==> flow/design.v <==
module bin7segLUT(
  input A,
  input B,
  input C,
  input D,
  output a,
  output b,
  output c,
  output d,
  output e,
  output f,
  output g
);
  reg [6:0] seg7;
  assign {a, b, c, d, e, f, g} = seg7;
  always @ * begin
    case ({D, C, B, A})
      4'b0000: seg7 = 7'b0000001;
      4'b0001: seg7 = 7'b1001111;
      4'b0010: seg7 = 7'b0010010;
      4'b0011: seg7 = 7'b0000110;
      4'b0100: seg7 = 7'b1001100;
      4'b0101: seg7 = 7'b0100100;
      4'b0110: seg7 = 7'b0100000;
      4'b0111: seg7 = 7'b0001111;
      4'b1000: seg7 = 7'b0000000;
      4'b1001: seg7 = 7'b0000100;
      4'b1010: seg7 = 7'b0001000;
      4'b1011: seg7 = 7'b1100000;
      4'b1100: seg7 = 7'b0110001;
      4'b1101: seg7 = 7'b1000010;
      4'b1110: seg7 = 7'b0110000;
      4'b1111: seg7 = 7'b0111000;
      default: seg7 = 7'b1111111;
    endcase
  end
endmodule
`timescale 1ns / 1ps
module countCompare
#(
  parameter NBITS = 8
)
(
  input	clk,
  input rst,
  input	[NBITS-1:0] compareValue,
  output reg equal
);
  reg [NBITS-1:0] counter;
  always @ (negedge rst or posedge clk) begin
    if (!rst) begin
      counter <= {NBITS{1'b0}};
    end
    else begin
      if (equal) begin
        counter <= {NBITS{1'b0}};
      end
      else begin
        counter <= counter + 1'b1;
      end
    end
  end
  always @ (compareValue or counter) begin
    if (counter == compareValue) begin
      equal = 1'b1;
    end
    else begin
      equal = 1'b0;
    end
  end
endmodule
module uartRX
(
  clk,
  rst,
  serialRX,
  dataRX,
  done,
  busy
);
  parameter CLKCOUNTER = 10_417;  
  parameter NBITS_COUNTER = 14;  
  localparam IDLE = 3'b000;
  localparam RX_START = 3'b001;
  localparam RX_DATA = 3'b011;
  localparam RX_STOP = 3'b010;
  localparam DONE = 3'b110;
  input clk;
  input rst;
  input serialRX;
  output reg [7:0] dataRX;
  output reg done;
  output reg busy;
  reg [7:0] rDataRX;
  reg [2:0] rDataIdx;
  reg [2:0] rState;
  reg [NBITS_COUNTER-1:0] rClkCounter;
  always @ (posedge clk or negedge rst) begin
    if (!rst) begin
      rState <= IDLE;
      rClkCounter <= {NBITS_COUNTER{1'b0}};
      rDataRX <= 8'd0;
      rDataIdx <= 3'd0;
      dataRX <= 8'b0;
    end
    else begin
      case (rState)
        IDLE: begin
          rClkCounter <= {NBITS_COUNTER{1'b0}};
          rDataRX <= 8'd0;
          rDataIdx <= 3'd0;
          if (!serialRX) begin
            rState <= RX_START;
          end
          else begin
            rState <= IDLE;
          end
        end
        RX_START: begin
          if (rClkCounter < (CLKCOUNTER/2)) begin
            rClkCounter <= rClkCounter + 1'b1;
            rState <= RX_START;
          end
          else begin
            rClkCounter <= {NBITS_COUNTER{1'b0}};
            if (!serialRX) begin
              rState <= RX_DATA;
            end
            else begin
              rState <= IDLE;
            end
          end
        end
        RX_DATA: begin
          if (rClkCounter < CLKCOUNTER) begin
            rClkCounter <= rClkCounter + 1'b1;
            rState <= RX_DATA;
          end
          else begin
            rClkCounter <= {NBITS_COUNTER{1'b0}};
            rDataRX[rDataIdx] <= serialRX;
            if (rDataIdx < 7) begin
              rDataIdx = rDataIdx + 1'b1;
              rState <= RX_DATA;
            end
            else begin
              rDataIdx <= 3'd0;
              rState <= RX_STOP;
            end
          end
        end
        RX_STOP: begin
          if (rClkCounter < CLKCOUNTER) begin
            rClkCounter <= rClkCounter + 1'b1;
            rState <= RX_STOP;
          end
          else begin
            rClkCounter <= {NBITS_COUNTER{1'b0}};
            rState <= DONE;
            dataRX = rDataRX;
          end
        end
        DONE: begin
          rState <= IDLE;
        end
        default: begin
          rState <= IDLE;
        end
      endcase
    end
  end
  always @ (*) begin
    case (rState)
      IDLE: begin
        done <= 1'b0;
        busy <= 1'b0;
      end
      RX_START: begin
        done <= 1'b0;
        busy <= 1'b1;
      end
      RX_DATA: begin
        done <= 1'b0;
        busy <= 1'b1;
      end
      RX_STOP: begin
        done <= 1'b0;
        busy <= 1'b1;
      end
      DONE: begin
        done <= 1'b1;
        busy <= 1'b0;
      end
      default: begin
        done <= 1'b0;
        busy <= 1'b0;
      end
    endcase
  end
endmodule  
module uartRXBasys3
(
  clk,
  btnD,
  RsRx,
  seg,
  dp,
  an,
  led
);
  parameter NBITS_COMPARE = 26;
  parameter COMPARE = 100_000;  
  input clk;
  input btnD;
  input RsRx;
  output [6:0] seg;
  output dp;
  output reg [3:0] an;
  output wire [1:0] led;
  wire [7:0] wDataRX;
  wire rst = !btnD;
  uartRX UART
  (
    .clk (clk),
    .rst (rst),
    .serialRX (RsRx),
    .dataRX (wDataRX),
    .done (led[0]),
    .busy (led[1])
  );
  wire equal2ms;
  reg [1:0] selDispTrans;
  reg [3:0] BCD;
  countCompare
  #(
    .NBITS(NBITS_COMPARE)
  ) COUNTCOMPARE
  (
    .clk (clk),
    .rst (rst),
    .compareValue (COMPARE),
    .equal (equal2ms)
  );
  always @ (posedge clk or negedge rst) begin
    if (!rst) begin
      selDispTrans = 2'b00;
    end
    else begin
      if (equal2ms) begin
        selDispTrans = selDispTrans + 1'b1;
      end
    end
  end
  always @ * begin
    case (selDispTrans)
      0: begin
        BCD = wDataRX[3:0];
        an = 4'b1110;
      end
      1: begin
        BCD = wDataRX[7:4];
        an = 4'b1101;
      end
      default: begin
        BCD = 4'd0;
        an = 4'b1111;
      end
  	endcase
  end
  bin7segLUT DEC7SEG
  (
    .A (BCD[0]),
    .B (BCD[1]),
    .C (BCD[2]),
    .D (BCD[3]),
    .a (seg[0]),
    .b (seg[1]),
    .c (seg[2]),
    .d (seg[3]),
    .e (seg[4]),
    .f (seg[5]),
    .g (seg[6])
  );
  assign dp = 1'b1;
endmodule
-- Tool chain data of uartRXBasys3
Tool output for the design above, in the order of the flow.
Lines are those of the file above, counted from 1.
Operators carry their Yosys type and port widths (W data, S select, Z words).
Cell names lack the library's common part.
The mark n/a stands for no value.
- design top: uartRXBasys3
- clock: clk
- standard-cell library: sky130hd
- library corner: tt_025C_1v80

-- Word level
Source: Yosys, flattened and elaborated, memories not mapped. Widths are those after wreduce. Registers that Yosys merges into a memory's read port (data or address) are not register bits. Print and check cells do not count. Equal cells are merged and count once.
Yosys's memory passes give these memory sizes; they may raise the number of words (mostly to a power of two), join words into wider ones and drop unused or constant bits.
- flip-flop bits (word level): 64
- ROM bits at 112
- memories at 1
- input port bits: 3
- output and inout port bits at 14
- word-level cells: 58
- memories (memory ; depth ; width ; rd ports ; write ports ; RTL line ; source):
    (no name shown) ; 16 ; 7 ; 1 ; 0 ; 17 ; case ({D, C, B, A})
- noted $add $sub $neg: 5
- order comparisons: 3
- equal/unequal tests at 7
- shift-type cells: 2
- multiplexer cells at 21
- bitwise operators: 4
- reductions and logical operators at 8
- operators by type and width (operator ; count):
    $pmux W14 S3 ; 1
    $mux W14 ; 2
    $add A26 B1 Y26 const B ; 1
    $eq A26 B17 Y1 const B ; 1
    $mux W26 ; 1
    $pmux W8 S2 ; 1
    $mux W3 ; 5
    $add A14 B1 Y14 const B ; 1
    $lt A14 B13 Y1 const B ; 1
    $lt A14 B14 Y1 const B ; 1
    $pmux W3 S4 ; 1
    $shift A1 B4 Y8 ; 1
    $shift A1 B4 Y8 const A ; 1
    $and A8 B8 Y8 ; 1
    $or A8 B8 Y8 ; 1
    $not A8 Y8 ; 1
    $pmux W4 S2 ; 1
    $mux W8 ; 1
    $eq A3 B2 Y1 const B ; 2
    $pmux W3 S2 ; 1
    $mux W1 ; 5
    $reduce_and A2 Y1 ; 2
    $neg A3 Y4 ; 1
    $reduce_bool A4 Y1 ; 1
    $pmux W2 S2 ; 1
    $add A3 B1 Y3 const B ; 1
    $eq A3 B1 Y1 const B ; 1
    $lt A3 B3 Y1 const B ; 1
Not listed: further kinds 11, cells in them 11.

-- Logic depth
Yosys ltp: most cells in a row. Word level: on the elaborated netlist, between registers, memories and ports. Mapped: between sequential cells and ports; inverters and the memories' decode and read muxes count.
- depth after elaboration at 7
- noted ABC_AREA: 0
- gate-level depth with buffers: 9
- noted mapped depth without buffers: 8

-- Netlist
Source: synth_stat.txt of the flow (Yosys; design flattened, memories mapped). It holds for the ABC_AREA given above (unset counts as 0); a run with the other value may have another netlist.
- mapped cells: 395
- noted chip area (Yosys): 0.0037586 mm²
- noted flip-flop cells: 66
- buffers: 22
- cell types (type ; count):
    dfrtp_1 ; 65
    ha_1 ; 15
    xnor2_1 ; 20
    nand2_1 ; 45
    o21ai_0 ; 31
    mux2_2 ; 13
    nor2_1 ; 37
    buf_4 ; 12
    nand3_1 ; 18
    xor2_1 ; 9
    o211ai_1 ; 10
    inv_1 ; 18
    and4_1 ; 6
    nand2b_1 ; 7
    nand4_1 ; 6
    a22o_1 ; 4
    and3_1 ; 5
    or3_1 ; 5
Not listed: further types 35, cells in them 69.
By module: a second synthesis without flattening, with its own total; a netlist apart from the flattened one above.
- cells (unflattened synthesis): 423
- area (unflattened synthesis): 0.0041615 mm²
Each row is one instance without its submodules.
- by module (module ; instances ; cells ; area (mm²) ; sequential area (mm²)):
    uartRX ; 1 ; 198 ; 0.002067 ; 0.0009522
    countCompare (NBITS=26) ; 1 ; 172 ; 0.0016428 ; 0.0006506
    bin7segLUT ; 1 ; 33 ; 0.000269 ; 0
    uartRXBasys3 ; 1 ; 20 ; 0.0001827 ; 0.00005

-- Timing after synthesis
Path of least setup slack by OpenSTA after synthesis, without wires, with an ideal clock, recovery checks aside; 20% of the period is set as input and as output delay. Where synthesis merged equal registers, the netlist keeps one of their names.
- kind: flip-flop to output port
- start: reg selDispTrans[0]
- end: out seg[3]
- noted period: 4110 ps
- output delay at 822 ps
- noted arrival time: 1990 ps
- noted data required time: 3288 ps
- setup slack at 1298 ps
- noted delay of the path: 1990 ps
- stages: 7
- period reached after synthesis at 2812 ps
"delay of the path" = arrival - input delay + setup time.
A path that ends at an output port has no setup time.
"stages" counts driving pins, that of a launching flip-flop among them; a cell with two outputs on the path counts twice.
"period reached after synthesis" = period - worst setup slack (recovery checks aside). The figure is calculated, with input and output delays left at 20% of the set period.
Between the ends stands the longest chain of elaborated cells between them, by number of cells; it is not shown to be the way that was timed. Of several equally long chains one is given.
Each line given opens the expression or statement behind the cell; cells for indexed reads and writes are added by Yosys, which also makes memories of some case tables.
A memory read counts as a cell of the chain, while the word-level depth stops at memories.
- cells stage by stage: dfrtp_1 -> ha_1 -> a22oi_1 -> inv_1 -> ha_1 -> mux4_2 -> buf_4
- cells in the longest elaborated chain: 3
- noted elaborated cells on any way between the ends: 4
- RTL lines with such cells at 2
- classes of those cells: eq/ne: 1; mux: 1; reduce/logical: 1; memory: 1
- RTL lines, path post-synthesis (element ; RTL line ; source):
    start: declaration ; 232 ; reg [1:0] selDispTrans;
    start: assignment ; 246 ; selDispTrans = 2'b00;
    start: assignment ; 250 ; selDispTrans = selDispTrans + 1'b1;
    $eq A2 B1 Y1 ; 255 ; case (selDispTrans)
    $pmux W4 S2 ; 255 ;
    $mem_v2 Z16 W7 ; 17 ; case ({D, C, B, A})
    end: declaration ; 216 ; output [6:0] seg;
Some nets on the timed path still bear RTL names; the line given drives or declares the net.
- nets with RTL names, path post-synthesis (signal ; RTL line):
    DEC7SEG.d ; 17

-- Timing after layout
Path of least setup slack in the final report of run 2 (OpenROAD, finished layout, wires in). Where an end is a register, its clock arrival counts in the times.
The path's times are printed in steps of 10 ps; the period is the one set.
- kind: flip-flop to output port
- start: reg selDispTrans[1]
- end: out seg[3]
- noted period: 1850 ps
- output delay at 370 ps
- noted arrival time: 2100 ps
- noted data required time: 1480 ps
- setup slack at -620 ps
- stages: 9
Between the ends stands the longest chain of elaborated cells between them, by number of cells; it is not shown to be the way that was timed. Of several equally long chains one is given.
A memory read counts as a cell of the chain, while the word-level depth stops at memories.
- cells stage by stage: dfrtp_1 -> inv_2 -> ha_4 -> a22oi_2 -> buf_4 -> ha_4 -> inv_2 -> mux4_2 -> buf_6
- cells in the longest elaborated chain: 3
- noted elaborated cells on any way between the ends: 4
- RTL lines with such cells at 2
- classes of those cells: eq/ne: 1; mux: 1; reduce/logical: 1; memory: 1
- RTL lines, path post-layout (element ; RTL line ; source):
    start: declaration ; 232 ; reg [1:0] selDispTrans;
    start: assignment ; 246 ; selDispTrans = 2'b00;
    start: assignment ; 250 ; selDispTrans = selDispTrans + 1'b1;
    $eq A2 B1 Y1 ; 255 ; case (selDispTrans)
    $pmux W4 S2 ; 255 ;
    $mem_v2 Z16 W7 ; 17 ; case ({D, C, B, A})
    end: declaration ; 216 ; output [6:0] seg;

Appendix: measured runs

Below are 2 stored runs of the flow (Yosys, OpenROAD; platform sky130hd) on uartRXBasys3, each with its settings and what was measured, unordered. Constraints: input delay and output delay 20% of the set period each, output load 0.01 pF.
"period achieved" is the run's clock period less its worst setup slack. It is reckoned from that one timing run; input and output delays stay at 20% of the period that was set.
By "worst setup path time" is meant the share of the clock period that the worst setup path is allowed (20% is reserved at inputs, 20% at outputs), minus its slack. Clock arrival times at its registers enter into it.
By "power" is meant OpenSTA's value without simulated activity: inputs other than the clock are taken to toggle once in ten clock periods, and the tool carries that through the logic.
"worst setup path time" is given in steps of 10 ps.

Run 1
Settings were period_ns = 1.46; CORE_UTILIZATION = 68; SETUP_SLACK_MARGIN = -0.05; PLACE_DENSITY_LB_ADDON = 0.29; HOLD_SLACK_MARGIN = 0.22; CELL_PAD_IN_SITES_DETAIL_PLACEMENT = 1; TNS_END_PERCENT = 65; ABC_AREA = 0; CTS_CLUSTER_SIZE = 93; CTS_CLUSTER_DIAMETER = 371; CAP_MARGIN = 20; CORE_MARGIN = 2; SLEW_MARGIN = 20
- unfinished; error DPL-0033 in placement

Run 2
Settings were period_ns = 1.85; CAP_MARGIN = 20; CORE_MARGIN = 2; CORE_UTILIZATION = 40; SLEW_MARGIN = 20
- post-synthesis cell area at 0.0037586 mm²
- area inside the die boundary at 0.0101879 mm²
- standard-cell area after layout at 0.0051374 mm²
- final design utilization: 55.9%
- lowest setup slack: -624 ps
- sum of negative setup slack at -4335 ps
- noted the power: 2872 µW
- period achieved: 2474 ps
- worst setup path time at 2100 ps
- critical path type: flip-flop to output port
